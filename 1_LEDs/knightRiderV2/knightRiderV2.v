==> flow/design.v <==
`timescale 1ns / 1ps
module decoder(enc_dataIn,dataOut,counter);
parameter COUNT = 22'h3FFFFF;
input [23:0] counter;
input [2:0] enc_dataIn;
output reg [7:0] dataOut;
always@(*)begin
	dataOut = 0;
	if(counter == COUNT -1)begin
		case(enc_dataIn)
			3'b000: dataOut = 8'b0000_0001;
			3'b001: dataOut = 8'b0000_0010;
			3'b010: dataOut = 8'b0000_0100;
			3'b011: dataOut = 8'b0000_1000;
			3'b100: dataOut = 8'b0001_0000;
			3'b101: dataOut = 8'b0010_0000;
			3'b110: dataOut = 8'b0100_0000;
			3'b111: dataOut = 8'b1000_0000;
		endcase
	end
end
endmodule
`timescale 1ns / 1ps
module knightRiderV2(clk, rst,sw, dataOut);
input clk, rst;
input [7:0] sw;
output reg [7:0] dataOut;
reg [7:0] dataOutNxt;
reg [23:0] counter, counterNxt;
parameter COUNT = 24'hFFFFFF;  
wire [2:0] enc_dataOutLeft,enc_dataOutRight;
wire [7:0] dataOutLeft,dataOutRight;
wire zero = 0;
wire one = 1;
reg state,stateNxt;
rider #(COUNT) Rider1(clk,sw,rst,enc_dataOutLeft,zero,counter,state);
rider #(COUNT) Rider2(clk,sw,rst,enc_dataOutRight,one,counter,state);
decoder #(COUNT) rider1Decoder(enc_dataOutLeft,dataOutLeft,counter);
decoder #(COUNT) rider2Decoder(enc_dataOutRight,dataOutRight,counter);
always @(posedge clk) begin
	counter <= #1 counterNxt;
	dataOut <= #1 dataOutNxt;
	state <= #1 stateNxt;
end
always @(*) begin
	counterNxt = counter +1;
	stateNxt = state;
	dataOutNxt = dataOut;
	if(rst) begin
		counterNxt = 0;
		dataOutNxt = 0;
		stateNxt = 0;
	end
	else if(counter == COUNT -1) begin
		stateNxt = state +1;
		dataOutNxt = dataOutLeft | dataOutRight;
	end
end
endmodule
`timescale 1ns / 1ps
module rider(clk,sw,rst,dataOut,dir,counter,state);
parameter COUNT = 22'h3FFFFF;
input [23:0] counter;
input clk,rst,dir,state;
input [7:0] sw;
output reg [2:0] dataOut;
reg [2:0] dataOutNxt;
reg returning,returningNxt = 0;
always @(posedge clk)begin
	dataOut <= #1 dataOutNxt;
	returning <= #1 returningNxt;
end
always@(*)begin
	dataOutNxt = dataOut;
	returningNxt = returning;
	if(rst)begin
		dataOutNxt = (dir ? 0 : 7);
		returningNxt = 0;
	end
	else if(counter == COUNT -1)begin
		case(state)
			0: begin
				if(!returning)begin
					case(dataOut)
						7:returningNxt = dir || sw[7];
						6:returningNxt = sw[6];
						5:returningNxt = sw[5];
						4:returningNxt = sw[4];
						3:returningNxt = sw[3];
						2:returningNxt = sw[2];
						1:returningNxt = sw[1];
						0:returningNxt = !dir || sw[0];
					endcase  
				end else if(dataOut == 0 && dir)
					returningNxt = 0;
				else if(dataOut == 7 && !dir)
					returningNxt = 0;
			end  
			1: begin
				case(returning)
					0: dataOutNxt = (dir ? dataOut + 1 : dataOut - 1);
					1: dataOutNxt = (dir ? dataOut - 1 : dataOut + 1);
				endcase	 
			end  
		endcase  
	end  
end  
endmodule
# From RTL to reports: knightRiderV2
# The steps from the RTL of knightRiderV2 to its reports follow in flow order.
# Lines are those of the file above, counted from 1.
# Cell names lack the library's common part.
# Not given: n/a
[inputs]
top_module = "knightRiderV2"
clock_port = "clk"
lib = "sky130hd"
lib_corner = "tt_025C_1v80"

# After elaboration
# Counts by Yosys on the flattened word-level netlist (proc, flatten, opt, wreduce; memories kept). Print and check cells are left out. Cells with the same type and inputs are merged into one.
# Yosys's memory passes give these memory sizes; they may raise the number of words (mostly to a power of two), join words into wider ones and drop unused or constant bits.
[bits]
wordCells = 56
memories = 2
ff_bits = 41
mem_bits_ro = 128
output_inout_bits = 8
clocked_rd_ports_x_width = 16
[classes]
n_reduce_logical = 4
equal = 15
n_logic = 4
addsub = 6
muxes = 18
[memory_table]
columns = ["name", "words", "width", "rd", "write_ports", "line", "text"]
rows = [
  ["(no name shown)", 8, 8, 1, 0, 10, "case(enc_dataIn)"],
  ["(no name shown)", 8, 8, 1, 0, 10, ""],
]
[ops]
columns = ["op", "n"]
rows = [
  ["24-bit by 1-bit adder with 24-bit output with constant B", 1],
  ["24-bit equality test with constant B", 1],
  ["3-bit equality test with constant B", 8],
  ["3-bit two-way mux", 6],
  ["1-bit case mux with 8-bit select", 2],
  ["8-bit two-way mux", 2],
  ["3-bit by 2-bit equality test with 1-bit output with constant B", 4],
  ["3-bit case mux with 2-bit select", 2],
  ["8-bit bitwise OR", 1],
  ["3-bit by 1-bit adder with 3-bit output with constant B", 2],
  ["3-bit by 1-bit subtractor with 3-bit output with constant B", 2],
  ["3-bit by 1-bit equality test with 1-bit output with constant B", 2],
  ["3-bit zero test", 2],
  ["1-bit two-way mux", 6],
  ["2-bit AND reduction", 2],
  ["1-bit NOT", 3],
  ["1-bit adder with constant B", 1],
]

# Longest topological paths
# Depth = most cells in a row (Yosys ltp): at word level without a register or memory, in the mapped netlist without a sequential cell, where the memories' decode and read muxes count.
[logic_depth]
ltp_word = 5
ABC_AREA = 0
depth_mapped = 8
mapped_depth_nobuf = 7

# After synthesis
# Yosys stat after the flow's synthesis: flattened, memories mapped to cells. It holds for the ABC_AREA given above (unset counts as 0); a run with the other value may have another netlist.
[types]
columns = ["cell_type", "n", "area_total_um2"]
rows = [
  ["dfxtp_1", 57, 1.14E+03],
  ["ha_1", 15, 187.68],
  ["nor2_1", 48, 180.173],
  ["xor2_1", 15, 131.376],
  ["nand3_1", 22, 110.106],
  ["xnor2_1", 12, 105.101],
  ["a211oi_1", 12, 90.086],
  ["nor4_1", 9, 56.304],
  ["nor3_1", 11, 55.053],
  ["nand2_1", 12, 45.043],
  ["and3_1", 6, 37.536],
  ["and4_1", 4, 35.034],
  ["clkbuf_1", 9, 33.782],
  ["inv_1", 9, 33.782],
  ["nand4_1", 5, 31.28],
  ["a221o_1", 3, 30.029],
  ["mux2i_1", 3, 30.029],
  ["a211oi_2", 2, 25.024],
]
# Not listed: further types 25, cells in them 38.
[mapped]
synth_area_mm2 = 0.0026475
stdcells = 292
ffs = 57
buf_cells = 12
# The figures by module come from a second, unflattened synthesis with its own total; it is not the netlist above.
[unflattened]
cells_unflattened = 325
area_unflattened_mm2 = 0.0026913
# Rows give one instance, submodules left out.
[modules]
columns = ["mod", "area_mm2", "seq_area_mm2", "instances", "n_cells"]
rows = [
  ["knightRiderV2", 0.0014652, 0.0006606, 1, 173],
  ["rider #(COUNT=16777215)", 0.0004617, 0.0001101, 2, 52],
  ["decoder #(COUNT=16777215)", 0.0001514, 0, 2, 24],
]

# Path before layout
# OpenSTA on the mapped netlist: ideal clock, no wires. The path of least setup slack (recovery checks aside). Input and output delay are each 20% of the period. Register names are those of the netlist, which keeps one name where synthesis merged equal registers.
[synth_timing]
kind = "register to register"
from = "register counter[8]"
to = "register (no name shown)"
path_stages = 7
t_first_pin_ns = 0.000
t_arrival_ns = 1.780
path_slack_ns = 0.015
tclk_ns = 1.93
t_required_ns = 1.795
path_delay_ns = 1.915
period_less_setup_slack_ns = 1.915
# "path_delay_ns" = arrival - input delay + setup time.
# "path_stages" counts driving pins, that of a launching flip-flop among them; a cell with two outputs on the path counts twice.
# "period_less_setup_slack_ns" = period - worst setup slack (recovery checks aside). The figure is calculated, with input and output delays left at 20% of the set period.
[synth_via]
cell_sequence = "dfxtp_1 -> nand4_2 -> or4_1 -> buf_2 -> o31a_1 -> a21oi_1 -> nor3b_1"
[synth_lines]
columns = ["element", "line", "text"]
rows = [
  ["start: declaration", 29, "reg [23:0] counter, counterNxt;"],
  ["start: assignment", 41, "counter <= #1 counterNxt;"],
]
# No chain of elaborated cells between the ends is given.

# Timing after layout
# From the final timing report of run A: the path of least setup slack in the routed layout; clock arrival at registers is part of the times.
[layout_timing]
kind = "register to register"
from = "register counter[7]"
to = "register (no name shown)"
t_arrival_ns = 2.34
t_required_ns = 3.03
t_first_pin_ns = 0.34
path_slack_ns = 0.69
path_stages = 6
tclk_ns = 2.83
[layout_via]
cell_sequence = "dfxtp_1 -> nand4_2 -> or4_1 -> o31a_1 -> a21oi_1 -> nor3_1"
[layout_lines]
columns = ["element", "line", "text"]
rows = [
  ["start: declaration", 29, "reg [23:0] counter, counterNxt;"],
  ["start: assignment", 41, "counter <= #1 counterNxt;"],
]
# No chain of elaborated cells between the ends is given.

# Stored flow runs of knightRiderV2 (2 of them; Yosys, OpenROAD, sky130hd). They differ in their settings and are not a sequence. Constraints: input delay and output delay 20% of the set period each, output load 0.01 pF.
# "period_reached_ns": clock period set for the run, less the worst setup slack. It is reckoned from that one timing run; input and output delays stay at 20% of the period that was set.
# "timing.worst_path_ns": the worst setup path's part of the clock period (all of it between registers, 20% less for each end at a port) less its slack. A launch clock that arrives late makes it longer, a capture clock that arrives late makes it shorter.
# "final_power_w" rests on the timing tool's default activity at the inputs, not on a simulated workload.

[[run]]
name = "run A"
[run.settings]
period_ns = 2.83
CAP_MARGIN = 20
CORE_MARGIN = 2
CORE_UTILIZATION = 40
SLEW_MARGIN = 20
[run.results]
setup_ws_ns = 0.688
synthesis_area_mm2 = 0.0026475
timing.worst_path_ns = 2.14
worstPathKind = "register to register"
final_setup_tns_ns = 0.000
hold_ws_ns = 0.486
die_footprint_mm2 = 0.0072855
stdcell_area_mm2 = 0.0031005
period_reached_ns = 2.142
final_power_w = 0.001667
finalUtil_frac = 0.486

[[run]]
name = "run B"
[run.settings]
period_ns = 1.26
CORE_UTILIZATION = 24
SETUP_SLACK_MARGIN = 0.13
PLACE_DENSITY = 0.58
HOLD_SLACK_MARGIN = 0.09
CELL_PAD_IN_SITES_GLOBAL_PLACEMENT = 1
CELL_PAD_IN_SITES_DETAIL_PLACEMENT = 0
ABC_AREA = 0
SLEW_MARGIN = 0
CAP_MARGIN = 20
CORE_MARGIN = 2
[run.results]
setup_ws_ns = -0.648
synthesis_area_mm2 = 0.0026475
timing.worst_path_ns = 1.91
worstPathKind = "register to register"
final_setup_tns_ns = -19.089
hold_ws_ns = 0.187
die_footprint_mm2 = 0.0118875
stdcell_area_mm2 = 0.0042178
period_reached_ns = 1.908
final_power_w = 0.003724
finalUtil_frac = 0.391
