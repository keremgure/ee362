==> flow/design.v <==
`timescale 1ns / 1ps
module calc(clk, rst, validIn, dataIn, ledOut);
input clk, rst, validIn;
input  [7:0] dataIn;
output reg [7:0] ledOut;
reg [1:0] state, stateNxt;
reg [7:0] number, numberNxt, ledOutNxt;
reg [2:0] operator, operatorNxt;
wire valid;
wire validClean;
reg validReg;
assign valid = validClean &!validReg; 
debounce dbc (.clk(clk), .rst(rst), .in(validIn), .out(validClean));  
always @(posedge clk) begin
	validReg   <= #1 validClean;     
	state      <= #1 stateNxt;
	number     <= #1 numberNxt;
	operator   <= #1 operatorNxt;
	ledOut     <= #1 ledOutNxt;
end
always @(*) begin
	stateNxt    = state;
	numberNxt   = number;
	operatorNxt = operator;
	ledOutNxt   = ledOut;
	if(rst) begin
		stateNxt    = 0;
		numberNxt   = 0;
		operatorNxt = 0;
		ledOutNxt   = 0;
	end else begin
		case(state)
			0: begin
				if(valid)begin
					numberNxt = dataIn;
					stateNxt = state+1;
					ledOutNxt = numberNxt;
				end
				else begin
					stateNxt = 0;
					ledOutNxt = ledOut;
				end
			end
			1: begin
				if(valid)begin
					operatorNxt = dataIn[2:0];
					if(operatorNxt == 3 || operatorNxt == 4 || operatorNxt == 5)begin
						stateNxt = 0;
						case(operatorNxt)
                            3: ledOutNxt = number * number;
                            4: ledOutNxt = number+1;
                            5: ledOutNxt = number-1;
                        endcase
					end
                    else begin
                        stateNxt = state + 1;
                        ledOutNxt = operatorNxt;
                    end
				end
			end
			2: begin
                if(valid)begin
                    numberNxt = dataIn;
                    case(operator)
                        0: ledOutNxt = number * numberNxt;
                        1: ledOutNxt = number + numberNxt;
                        2: ledOutNxt = number - numberNxt;
                    endcase
                    stateNxt = 0;
                end
			end	
		endcase
	end
end
endmodule
module debounce(in,clk,out,rst);
	input in,clk,rst;
	output reg out;
	parameter CNTSIZE = 2;
	reg infirstNext, in_r, infirst;
	reg state, stateNext;
	reg [CNTSIZE:0] cnt, cntNext;
	wire triger;
	always@(posedge clk) begin
		in_r <= #1 in;
		cnt <= #1 cntNext;
		state <= #1 stateNext;
		infirst <= #1 infirstNext;
	end
	always@(*)begin
		cntNext = cnt;
		stateNext = state;
		infirstNext = infirst;
		if(rst)begin
			stateNext = 0;
			cntNext = 0;
			infirstNext = 0;
		end else begin
			case(state)
				0: begin
					if(triger)begin
						stateNext = 1;
						infirstNext = in;
						cntNext = cnt + 1;
					end
				end
				1: begin
					if(cnt == 0)
						stateNext = 0;
					else
						cntNext = cnt + 1;
				end
			endcase
		end
	end
	always@(*)begin
		if(cnt!=0 || state == 1)
			out = infirst;
		else
			out = in;
	end
	assign triger = in_r^in;
endmodule
### Tool chain data of calc

What the tools print for calc, step after step.
Lines are those of the file above, counted from 1.
Operators: Yosys type, input widths -> output width; for muxes data width and select width s.
Cell names lack the library's common part.
A cell with - has no value.

| design | value |
|---|---|
| top | calc |
| clock input | clk |
| cell library | sky130hd |
| library corner | tt_025C_1v80 |

### Word-level counts

Source: Yosys, flattened and elaborated, memories not mapped. Widths are those after wreduce. Registers that Yosys merges into a memory's read port (data or address) are not register bits. Print and check cells do not count. Equal cells are merged and count once.

| operators by class | value |
|---|---|
| multiplexer cells | 21 |
| equal/unequal tests | 14 |
| reduce/logical cells | 16 |
| $add $sub $neg | 6 |
| bitwise operators | 3 |
| $mul | 2 |

Operator list:

| cell | count |
|---|---|
| $mul 8x8->8 | 2 |
| $pmux 8 s3 | 3 |
| $mux 8 | 4 |
| $ne 2x2->1 const B | 4 |
| $reduce_and 2->1 | 4 |
| $add 8x1->8 const B | 1 |
| $sub 8x1->8 const B | 1 |
| $add 8x8->8 | 1 |
| $sub 8x8->8 | 1 |
| $mux 2 | 4 |
| $eq 3x2->1 const B | 2 |
| $eq 3x3->1 const B | 2 |
| $logic_not 3->1 | 2 |
| $reduce_bool 3->1 | 2 |
| $reduce_and 6->1 | 1 |
| $pmux 3 s2 | 1 |
| $pmux 2 s3 | 1 |
| $mux 3 | 2 |
| $ne 5x5->1 const B | 1 |
| $mux 1 | 5 |
| $ne 4x4->1 const B | 1 |
| $logic_or 1x1->1 | 3 |
| $add 3x1->3 const B | 1 |
| $eq 3x1->1 const B | 1 |
| $reduce_and 3->1 | 1 |
| $add 2x1->2 const B | 1 |
| $eq 2x1->1 const B | 1 |
| $ne 2x1->1 const B | 1 |

Other operator kinds: 8; their cells: 8.

| bit counts | value |
|---|---|
| input bits | 11 |
| register bits after elaboration | 28 |
| output and inout port bits | 8 |
| elaborated cells | 71 |

### Longest topological paths

Longest topological path by Yosys (ltp), each cell counted once; first at word level (registers and memories cut), then after technology mapping (sequential cells cut; the memories' decode and read muxes count).

| logic depth | value |
|---|---|
| word-level depth | 6 |
| ABC_AREA | 1 |
| depth in mapped cells | 27 |
| gate-level depth less buffers | 25 |

### After synthesis

Source: synth_stat.txt of the flow (Yosys; design flattened, memories mapped). It holds for the ABC_AREA given above (unset counts as 0); a run with the other value may have another netlist.
The area totals of this step are shown rounded.

| synthesis totals | value |
|---|---|
| synthesis area | 0.004038 mm^2 |
| flip-flops | 28 |
| buffers | 17 |
| sequential area | 0.0005605 mm^2 |
| cells in the netlist | 621 |

Cells by type:

| cell | count | total area (um^2) |
|---|---|---|
| ha_1 | 52 | 650.624 |
| nand2_1 | 153 | 574.301 |
| dfxtp_1 | 28 | 560.538 |
| inv_1 | 141 | 529.258 |
| fa_1 | 22 | 440.422 |
| a21oi_1 | 46 | 230.221 |
| nand3_1 | 45 | 225.216 |
| o21ai_0 | 32 | 160.154 |
| nor2_1 | 22 | 82.579 |
| xor2_1 | 9 | 78.826 |
| xnor2_1 | 7 | 61.309 |
| nand4_1 | 8 | 50.048 |
| clkbuf_1 | 8 | 30.029 |
| buf_2 | 5 | 25.024 |
| o21ai_1 | 5 | 25.024 |
| a211oi_1 | 3 | 22.522 |
| nand3b_1 | 3 | 22.522 |
| nand3b_4 | 1 | 20.019 |

Not listed: further types 23, cells in them 31.

### Path before layout

Path of least setup slack by OpenSTA after synthesis, without wires, with an ideal clock, recovery checks aside; 20% of the period is set as input and as output delay. Where synthesis merged equal registers, the netlist keeps one of their names.

| timing path post-synthesis | value |
|---|---|
| kind | in2reg |
| start | input port dataIn[2] |
| end | register ledOut[7] |
| delay of the path | 3581 ps |
| external input delay | 860 ps |
| setup slack | -140 ps |
| clock period | 4300 ps |
| time at the first pin | 860 ps |
| data required time | 4184 ps |
| data arrival time | 4325 ps |
| library setup time | 116 ps |
| path buffers | 2 |
| stages on the path | 23 |
| period reached after synthesis | 4440 ps |

"delay of the path" is the arrival time less input delay plus setup time.
"stages on the path": output pins that drive a net of the path, with the launching flip-flop's if there is one; two outputs of one cell count as two.
"period reached after synthesis" = period - worst setup slack (recovery checks aside). The figure is calculated, with input and output delays left at 20% of the set period.
Between the ends stands the longest chain of elaborated cells between them, by number of cells; it is not shown to be the way that was timed. Of several equally long chains one is given.
Each line given opens the expression or statement behind the cell; cells for indexed reads and writes are added by Yosys, which also makes memories of some case tables.

| on the way, post-synthesis | value |
|---|---|
| cells stage by stage | buf_4 clkbuf_1 nand2_1 fa_1 fa_1 inv_1 fa_1 fa_1 ha_1 a21oi_1 nand2_1 nand2_1 nand2_1 inv_1 nand2_1 nand2_1 inv_1 nand2_1 nand3_1 nand2_1 nand2_1 nand2_1 a21oi_1 |
| cells in the longest elaborated chain | 6 |
| elaborated cells between the ends (all ways) | 16 |
| those cells by class | add/sub: 2; mul: 1; eq/ne: 4; mux: 6; reduce/logical: 3 |

RTL lines, path post-synthesis:

| item | line | text |
|---|---|---|
| start: declaration | 4 | `input  [7:0] dataIn;` |
| $eq 3x2->1 | 47 | `if(operatorNxt == 3 \|\| operatorNxt == 4 \|\| operatorNxt == 5)begin` |
| $logic_or 1x1->1 (2 in a row) | 47 |  |
| $mux 8 | 47 |  |
| $mux 8 | 45 | `if(valid)begin` |
| $pmux 8 s3 | 32 | `case(state)` |
| end: assignment | 19 | `ledOut <= #1 ledOutNxt;` |
| end: declaration | 5 | `output reg [7:0] ledOut;` |

### Worst path after layout

From the final timing report of record 1: the path of least setup slack in the routed layout; clock arrival at registers is part of the times.
The report prints the path's times to 10 ps; the period is as set.

| timing path after layout | value |
|---|---|
| kind | in2reg |
| start | input port dataIn[3] |
| end | register ledOut[7] |
| clock period | 5510 ps |
| path buffers | 1 |
| external input delay | 1100 ps |
| data arrival time | 4730 ps |
| stages on the path | 21 |
| time at the first pin | 1100 ps |
| data required time | 5700 ps |
| library setup time | 80 ps |
| setup slack | 970 ps |

Between the ends stands the longest chain of elaborated cells between them, by number of cells; it is not shown to be the way that was timed. Of several equally long chains one is given.

| on the way, after layout | value |
|---|---|
| cells stage by stage | buf_12 nand2_4 fa_2 fa_1 inv_1 fa_1 fa_1 ha_4 a21oi_4 nand3_1 nand2_2 inv_1 nand2_1 nand2_2 inv_2 nand2_2 nand3_2 nand2_1 nand2_1 nand2_1 a21oi_2 |
| cells in the longest elaborated chain | 4 |
| elaborated cells between the ends (all ways) | 6 |
| RTL lines with such cells | 6 |
| those cells by class | add/sub: 2; mul: 1; mux: 3 |

RTL lines, path after layout:

| item | line | text |
|---|---|---|
| start: declaration | 4 | `input  [7:0] dataIn;` |
| $mul 8x8->8 | 65 | `0: ledOutNxt = number * numberNxt;` |
| $pmux 8 s3 | 64 | `case(operator)` |
| $mux 8 | 62 | `if(valid)begin` |
| $pmux 8 s3 | 32 | `case(state)` |
| end: assignment | 19 | `ledOut <= #1 ledOutNxt;` |
| end: declaration | 5 | `output reg [7:0] ledOut;` |

==> runs of calc <==
Stored flow runs of calc (2 of them; Yosys, OpenROAD, sky130hd). They differ in their settings and are not a sequence. Constraints: input delay and output delay 20% of the set period each, output load 0.01 pF.
By "achieved period" is meant the clock period of the run minus its worst setup slack. This is arithmetic on one report: input and output delays are still those of the set period (20% each).
By "worst setup path time" is meant the share of the clock period that the worst setup path is allowed (20% is reserved at inputs, 20% at outputs), minus its slack. Clock arrival times at its registers enter into it.
"overall power": no workload was simulated; the value follows from the tool's default switching activity.
"worst setup path time" is known to 10 ps.
The measured numbers are rounded.
Among the settings, - means not set for that run.

| setting or result | record 1 | record 2 |
|---|---|---|
| period_ns | 5.51 | 5.5 |
| CORE_UTILIZATION | 32 | 40 |
| SETUP_SLACK_MARGIN | 1.15 | 0.78 |
| PLACE_DENSITY | 0.7 | - |
| CORE_MARGIN | 4 | 2 |
| CELL_PAD_IN_SITES_DETAIL_PLACEMENT | 2 | - |
| ABC_AREA | 1 | - |
| CTS_CLUSTER_DIAMETER | 44 | - |
| CAP_MARGIN | 20 | 5 |
| SLEW_MARGIN | 40 | 0 |
| MIN_ROUTING_LAYER | met1 | - |
| MAX_ROUTING_LAYER | met4 | met4 |
| PLACE_DENSITY_LB_ADDON | - | 0.26 |
| GPL_ROUTABILITY_DRIVEN | - | 0 |
| CTS_CLUSTER_SIZE | - | 23 |
| smallest hold slack (ps) | 502 | 469 |
| summed negative setup slack (ps) | 0 | 0 |
| overall power (µW) | 1921 | 954.2 |
| final design utilization | 0.386 | 0.45 |
| achieved period (ps) | 4540 | 4535 |
| area of the standard cells in the finished layout (mm^2) | 0.004697 | 0.004136 |
| chip area in the Yosys report (mm^2) | 0.004038 | 0.003767 |
| area inside the die boundary (mm^2) | 0.01448 | 0.01021 |
| worst setup slack after layout (ps) | 970 | 965 |
| worst setup path time (ps) | 3440 | 3440 |
| type of the worst setup path | in2reg | in2reg |
