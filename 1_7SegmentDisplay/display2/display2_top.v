==> flow/design.v <==
`timescale 1ns / 1ps
module SevenSegFourDigwithEnable(clk, rst, in, sevenSeg, anode);
input clk, rst;
input [19:0] in;
output [7:0] sevenSeg;
output reg [3:0] anode;
parameter SCWIDTH = 15;
reg [SCWIDTH:0] cnt, cntNext;
reg [4:0] inOneDig;
SevenSegOneDigwithEnable inst0(.in(inOneDig), .sevenSeg(sevenSeg));
always@(posedge clk) begin
	cnt <= cntNext;
end
always@(*) begin
	if(rst) begin
		cntNext = 0;
		anode = 4'b1111;
		inOneDig = 5'b11111;
	end else begin
		cntNext = cnt + 1;
		case(cnt[SCWIDTH:SCWIDTH-1])
			2'b00:begin
				inOneDig = in[19:15];
				anode = 4'b0111;
			end
			2'b01:begin
				inOneDig = in[14:10];
				anode = 4'b1011;
			end
			2'b10:begin
				inOneDig = in[9:5];
				anode = 4'b1101;
			end
			2'b11:begin
				inOneDig = in[4:0];
				anode = 4'b1110;
			end
		endcase
	end
end
endmodule
module SevenSegOneDigwithEnable(in, sevenSeg);
input [4:0] in;
output reg [7:0] sevenSeg;
always@(*) begin
	if(in[4])
		sevenSeg = 8'b11111111;         
	else begin
		case(in[3:0])
			0:  sevenSeg = 8'b00000011;   
			1:  sevenSeg = 8'b10011111;   
			2:  sevenSeg = 8'b00100101;   
			3:  sevenSeg = 8'b00001101;   
			4:  sevenSeg = 8'b10011001;   
			5:  sevenSeg = 8'b01001001;   
			6:  sevenSeg = 8'b01000001;   
			7:  sevenSeg = 8'b00011111;   
			8:  sevenSeg = 8'b00000001;   
			9:  sevenSeg = 8'b00001001;   
			10: sevenSeg = 8'b00010001;   
			11: sevenSeg = 8'b11000001;   
			12: sevenSeg = 8'b01100011;   
			13: sevenSeg = 8'b10000101;   
			14: sevenSeg = 8'b01100001;   
			15: sevenSeg = 8'b01110001;   
		endcase
	end
end
endmodule
`timescale 1ns / 1ps
module display2_top(clk, rst, dataIn, sevenSeg, anode);
input clk, rst;
input [7:0] dataIn;
output [3:0] anode;
output [7:0] sevenSeg;
parameter SCWIDTH = 15;
parameter RCWIDTH = 25;
wire [4:0] seg0, seg1, seg2, seg3;
wire en;
wire [2:0] state;
timer #(RCWIDTH) timer0(.clk(clk), .rst(rst), .en(en));
stateMachine stateMachine0(.clk(clk), .rst(rst), .en(en), .state(state));
SevenSegFourDigwithEnable #(SCWIDTH) SevenSegFourDigwithEnable0(.clk(clk), .rst(rst), .in({seg3, seg2, seg1, seg0}), .sevenSeg(sevenSeg), .anode(anode));
rotateDigit rotateDigit0(.in0({3'b000,dataIn[1:0]}), 
								 .in1({3'b000,dataIn[3:2]}), 
								 .in2({3'b000,dataIn[5:4]}), 
								 .in3({3'b000,dataIn[7:6]}), 
								 .in4(5'b10000), 
								 .in5(5'b10000), 
								 .in6(5'b10000), 
								 .state(state), 
								 .seg0(seg0), 
								 .seg1(seg1), 
								 .seg2(seg2), 
								 .seg3(seg3));
endmodule
`timescale 1ns / 1ps
module rotateDigit(in0, in1, in2, in3, in4, in5, in6, state, seg0, seg1, seg2, seg3);
input [4:0] in0, in1, in2, in3, in4, in5, in6;
input [2:0] state;
output reg [4:0] seg0, seg1, seg2, seg3;
always @* begin
	seg0 = 0;
	seg1 = 0;
	seg2 = 0;
	seg3 = 0;
	case(state)
		0:begin
			seg0 = in0;
			seg1 = in1;
			seg2 = in2;
			seg3 = in3;
		end
		1:begin
			seg0 = in1;
			seg1 = in2;
			seg2 = in3;
			seg3 = in4;
		end
		2:begin
			seg0 = in2;
			seg1 = in3;
			seg2 = in4;
			seg3 = in5;
		end
		3:begin
			seg0 = in3;
			seg1 = in4;
			seg2 = in5;
			seg3 = in6;
		end
		4:begin
			seg0 = in4;
			seg1 = in5;
			seg2 = in6;
			seg3 = in0;
		end
		5:begin
			seg0 = in5;
			seg1 = in6;
			seg2 = in0;
			seg3 = in1;
		end
		6:begin
			seg0 = in6;
			seg1 = in0;
			seg2 = in1;
			seg3 = in2;
		end
		default:begin
			seg0 = in0;
			seg1 = in1;
			seg2 = in2;
			seg3 = in3;
		end
	endcase
end
endmodule
`timescale 1ns / 1ps
module stateMachine(clk, rst, en, state);
input clk, rst, en;
output reg [2:0] state;
reg [2:0] stateNxt;
always @(posedge clk) begin
	state <= #1 stateNxt;
end
always @(*) begin
	stateNxt = state;
	if(rst)
		stateNxt = 0;
	else begin
		if(en)
			stateNxt = state+1;
	end
end
endmodule
`timescale 1ns / 1ps
module timer(clk, rst, en
    );
input clk, rst;
output en;
parameter RCWIDTH = 25;
reg [RCWIDTH-1:0] cnt, cntNext;
always@(posedge clk)begin
	cnt <= cntNext;
end
always@(*)begin
	if(rst)
		cntNext = 0;
	else
		cntNext = cnt + 1;
end
assign en = (cnt==0);
endmodule
Step by step through the tools: display2_top
Tool output for the design above, in the order of the flow.
Line numbers count from 1 in the design file above.
Operators: Yosys type, input widths -> output width; for muxes data width and select width s.
Library cell names are shortened.
Not given: n/a
Inputs
  top: display2_top
  clock input: clk
  cell library: sky130hd
  timing corner: tt_025C_1v80

Elaborated design
Counts by Yosys on the flattened word-level netlist (proc, flatten, opt, wreduce; memories kept). Register bits leave out memories and registers merged into their read ports (data or address); mux counts leave out enables and synchronous resets folded into registers. Print and check cells are left out. Cells with the same type and inputs are merged into one.
Yosys's memory passes give these memory sizes; they may raise the number of words (mostly to a power of two), join words into wider ones and drop unused or constant bits.
Cells by class
  equal/unequal tests: 9
  divide/modulo/power cells: 0
  add/subtract/negate cells: 3
  bitwise logic cells: 0
  reductions and logical operators: 6
  shift-type cells: 0
  magnitude comparators: 0
  mux-type cells: 9
  $mul: 0
Operators with widths (number)
  $pmux 5 s4: 5
  $add 25x1->25 const B: 1
  $logic_not 25->1: 1
  $add 16x1->16 const B: 1
  $pmux 4 s4: 1
  $reduce_or 3->1: 4
  $eq 3x3->1 const B: 3
  $mux 8: 1
  $eq 3x2->1 const B: 2
  $mux 5: 1
  $eq 2x2->1 const B: 2
  $mux 4: 1
  $add 3x1->3 const B: 1
  $eq 3x1->1 const B: 1
  $eq 2x1->1 const B: 1
  $logic_not 2->1: 1
Bit counts
  memory bits (read-only): 112
  input bits: 10
  flip-flop bits (word level): 44
  RAM bits: 0
  output and inout bits: 12
  memories kept: 1
  cells after elaboration: 31
  latch bits: 0
  clocked read ports x word width: 0
Memories
  (name not given): depth 16, width 7, rd ports 1, write ports 0, line 49  | case(in[3:0])

Longest topological paths
Yosys ltp: most cells in a row. Word level: on the elaborated netlist, between registers, memories and ports. Mapped: between sequential cells and ports; inverters and the memories' decode and read muxes count.
Depth
  word-level depth: 6
  ABC_AREA: 0
  gate-level depth with buffers: 8
  depth with buffers taken out: 7

Synthesis result
Source: synth_stat.txt of the flow (Yosys; design flattened, memories mapped). It holds for the ABC_AREA given above (unset counts as 0); a run with the other value may have another netlist.
Cell types
  dfxtp_1: number 44, area in all 880.845 um^2
  xnor2_1: number 20, area in all 175.168 um^2
  nor2_1: number 46, area in all 172.666 um^2
  xor2_1: number 14, area in all 122.618 um^2
  ha_1: number 8, area in all 100.096 um^2
  nand2_1: number 23, area in all 86.333 um^2
  o21ai_0: number 13, area in all 65.062 um^2
  nand3_1: number 11, area in all 55.053 um^2
  nor3_1: number 9, area in all 45.043 um^2
  nor4_1: number 7, area in all 43.792 um^2
  clkbuf_1: number 10, area in all 37.536 um^2
  inv_1: number 10, area in all 37.536 um^2
  nand4_1: number 6, area in all 37.536 um^2
  nand4_2: number 3, area in all 37.536 um^2
  a21oi_1: number 7, area in all 35.034 um^2
  nor2b_1: number 5, area in all 31.28 um^2
  or3_1: number 5, area in all 31.28 um^2
  and4_1: number 3, area in all 26.275 um^2
Other cell types: 35; their cells: 49.
Mapped netlist
  area of sequential cells: 880.8 um^2
  mapped flip-flops: 44
  buffers: 13
  mapped area: 2426.1 um^2
  mapped cells: 293
By module: a second synthesis without flattening, with its own total; a netlist apart from the flattened one above.
Second synthesis, totals
  cells (unflattened synthesis): 399
  area total of the unflattened synthesis: 3513.4 um^2
Each row is one instance without its submodules.
By module
  timer (RCWIDTH=25): times used 1, seq. area 500.5 um^2, area 1201.2 um^2, cells 139
  rotateDigit: times used 1, seq. area 0.0 um^2, area 989.7 um^2, cells 114
  SevenSegFourDigwithEnable (SCWIDTH=15): times used 1, seq. area 320.3 um^2, area 888.4 um^2, cells 95
  SevenSegOneDigwithEnable: times used 1, seq. area 0.0 um^2, area 305.3 um^2, cells 38
  stateMachine: times used 1, seq. area 60.1 um^2, area 121.4 um^2, cells 11
  display2_top: times used 1, seq. area 0.0 um^2, area 7.5 um^2, cells 2

Timing after synthesis
Path of least setup slack by OpenSTA after synthesis, without wires, with an ideal clock, recovery checks aside; 20% of the period is set as input and as output delay. Where synthesis merged equal registers, the netlist keeps one of their names.
Path post-synthesis
  kind: register to output
  start: register stateMachine0.state[0]
  end: output sevenSeg[4]
  path delay: 1.999 ns
  external output delay: 0.564 ns
  clock period: 2.82 ns
  stages on the path: 8
  setup slack: 0.257 ns
  arrival time: 1.999 ns
  data required time: 2.256 ns
  launch time at the first pin: 0.000 ns
  buffers on the path: 0
  synthesis period reached: 2.563 ns
"path delay" = arrival - input delay + setup time.
At an output port there is no setup time.
"stages on the path": output pins that drive a net of the path, with the launching flip-flop's if there is one; two outputs of one cell count as two.
"synthesis period reached" = period - worst setup slack (recovery checks aside). The figure is calculated, with input and output delays left at 20% of the set period.
The rows between start and end are the longest chain of elaborated cells between them; the timing report does not say that the signal goes this way. Where chains are equally long, one stands for them.
Each line given opens the expression or statement behind the cell; cells for indexed reads and writes are added by Yosys, which also makes memories of some case tables.
A memory read counts as a cell of the chain, while the word-level depth stops at memories.
Between the ends, post-synthesis
  cell sequence: dfxtp_1 > ha_1 > ha_1 > a2111oi_2 > a21oi_1 > a21o_1 > o211ai_1 > o21ai_0
  length of the longest elaborated chain: 7
  elaborated cells between the ends (all ways): 18
  RTL lines with such cells: 5
  classes of those cells: eq/ne (6); mux (7); reduce/logical (4); memory (1)
Ends and longest elaborated chain, post-synthesis
  start: declaration: line 162  | output reg [2:0] state;
  start: assignment: line 165  | state <= #1 stateNxt;
  $eq 3x3->1: line 107  | case(state)
  $reduce_or 3->1
  $pmux 5 s4: line 107
  $pmux 5 s4: line 21  | case(cnt[SCWIDTH:SCWIDTH-1])
  $mux 5: line 15  | if(rst) begin
  $mem_v2 16x7: line 49  | case(in[3:0])
  $mux 8: line 46  | if(in[4])
  end: declaration: line 75  | output [7:0] sevenSeg;

Timing after layout
Path of least setup slack in the final report of run 1 (OpenROAD, finished layout, wires in). Where an end is a register, its clock arrival counts in the times.
Path post-layout
  kind: register to output
  start: register stateMachine0.state[1]
  end: output sevenSeg[5]
  stages on the path: 11
  buffers on the path: 3
  external output delay: 0.53 ns
  arrival time: 2.25 ns
  launch time at the first pin: 0.28 ns
  clock period: 2.67 ns
  data required time: 2.14 ns
  setup slack: -0.11 ns
The rows between start and end are the longest chain of elaborated cells between them; the timing report does not say that the signal goes this way. Where chains are equally long, one stands for them.
A memory read counts as a cell of the chain, while the word-level depth stops at memories.
Between the ends, post-layout
  cell sequence: dfxtp_4 > inv_4 > ha_4 > a2111oi_4 > buf_4 > and3_4 > a211o_1 > o21ai_1 > buf_4 > a21bo_2 > buf_6
  length of the longest elaborated chain: 7
  elaborated cells between the ends (all ways): 18
  RTL lines with such cells: 5
  classes of those cells: eq/ne (6); mux (7); reduce/logical (4); memory (1)
Ends and longest elaborated chain, post-layout
  start: declaration: line 162  | output reg [2:0] state;
  start: assignment: line 165  | state <= #1 stateNxt;
  $eq 3x3->1: line 107  | case(state)
  $reduce_or 3->1
  $pmux 5 s4: line 107
  $pmux 5 s4: line 21  | case(cnt[SCWIDTH:SCWIDTH-1])
  $mux 5: line 15  | if(rst) begin
  $mem_v2 16x7: line 49  | case(in[3:0])
  $mux 8: line 46  | if(in[4])
  end: declaration: line 75  | output [7:0] sevenSeg;

Memo
Re: implementation data of display2_top

Measured data: module display2_top, platform sky130hd, 2 stored runs of the flow under differing settings, order arbitrary. Input and output delays are each 20% of the period that was set; the output load is 0.01 pF.
"achieved clock period (ns)" = clock period - worst setup slack. The figure is calculated, with input and output delays left at 20% of the set period.
"worst setup path time (ns)": the worst setup path's part of the clock period (all of it between registers, 20% less for each end at a port) less its slack. A launch clock that arrives late makes it longer, a capture clock that arrives late makes it shorter.

settings of run 1
{
  "period_ns": 2.67,
  "CORE_UTILIZATION": 54,
  "SETUP_SLACK_MARGIN": 0.09,
  "PLACE_DENSITY_LB_ADDON": 0.09,
  "CORE_MARGIN": 6,
  "CELL_PAD_IN_SITES_GLOBAL_PLACEMENT": 1,
  "GPL_ROUTABILITY_DRIVEN": 1,
  "CTS_CLUSTER_SIZE": 86,
  "CTS_CLUSTER_DIAMETER": 240,
  "CAP_MARGIN": 20,
  "SLEW_MARGIN": 20
}
report of run 1
yosys chip area after synthesis (um^2): 2426.1
finish__design__die__area: 6244.9
finish__design__instance__area__stdcell: 3090.5
finish__design__instance__utilization: 0.7458
finish__timing__setup__ws: -0.114
finish__timing__hold__ws: 0.454
achieved clock period (ns): 2.784
worst setup path time (ns): 2.25
worst setup path kind: register to output

settings of run 2
{
  "period_ns": 3.44,
  "CORE_UTILIZATION": 68,
  "CORE_MARGIN": 2,
  "CELL_PAD_IN_SITES_GLOBAL_PLACEMENT": 1,
  "GPL_ROUTABILITY_DRIVEN": 0,
  "CAP_MARGIN": 15,
  "SLEW_MARGIN": 10,
  "MIN_ROUTING_LAYER": "met2",
  "MAX_ROUTING_LAYER": "met4"
}
report of run 2: did not finish, place, GPL-0301
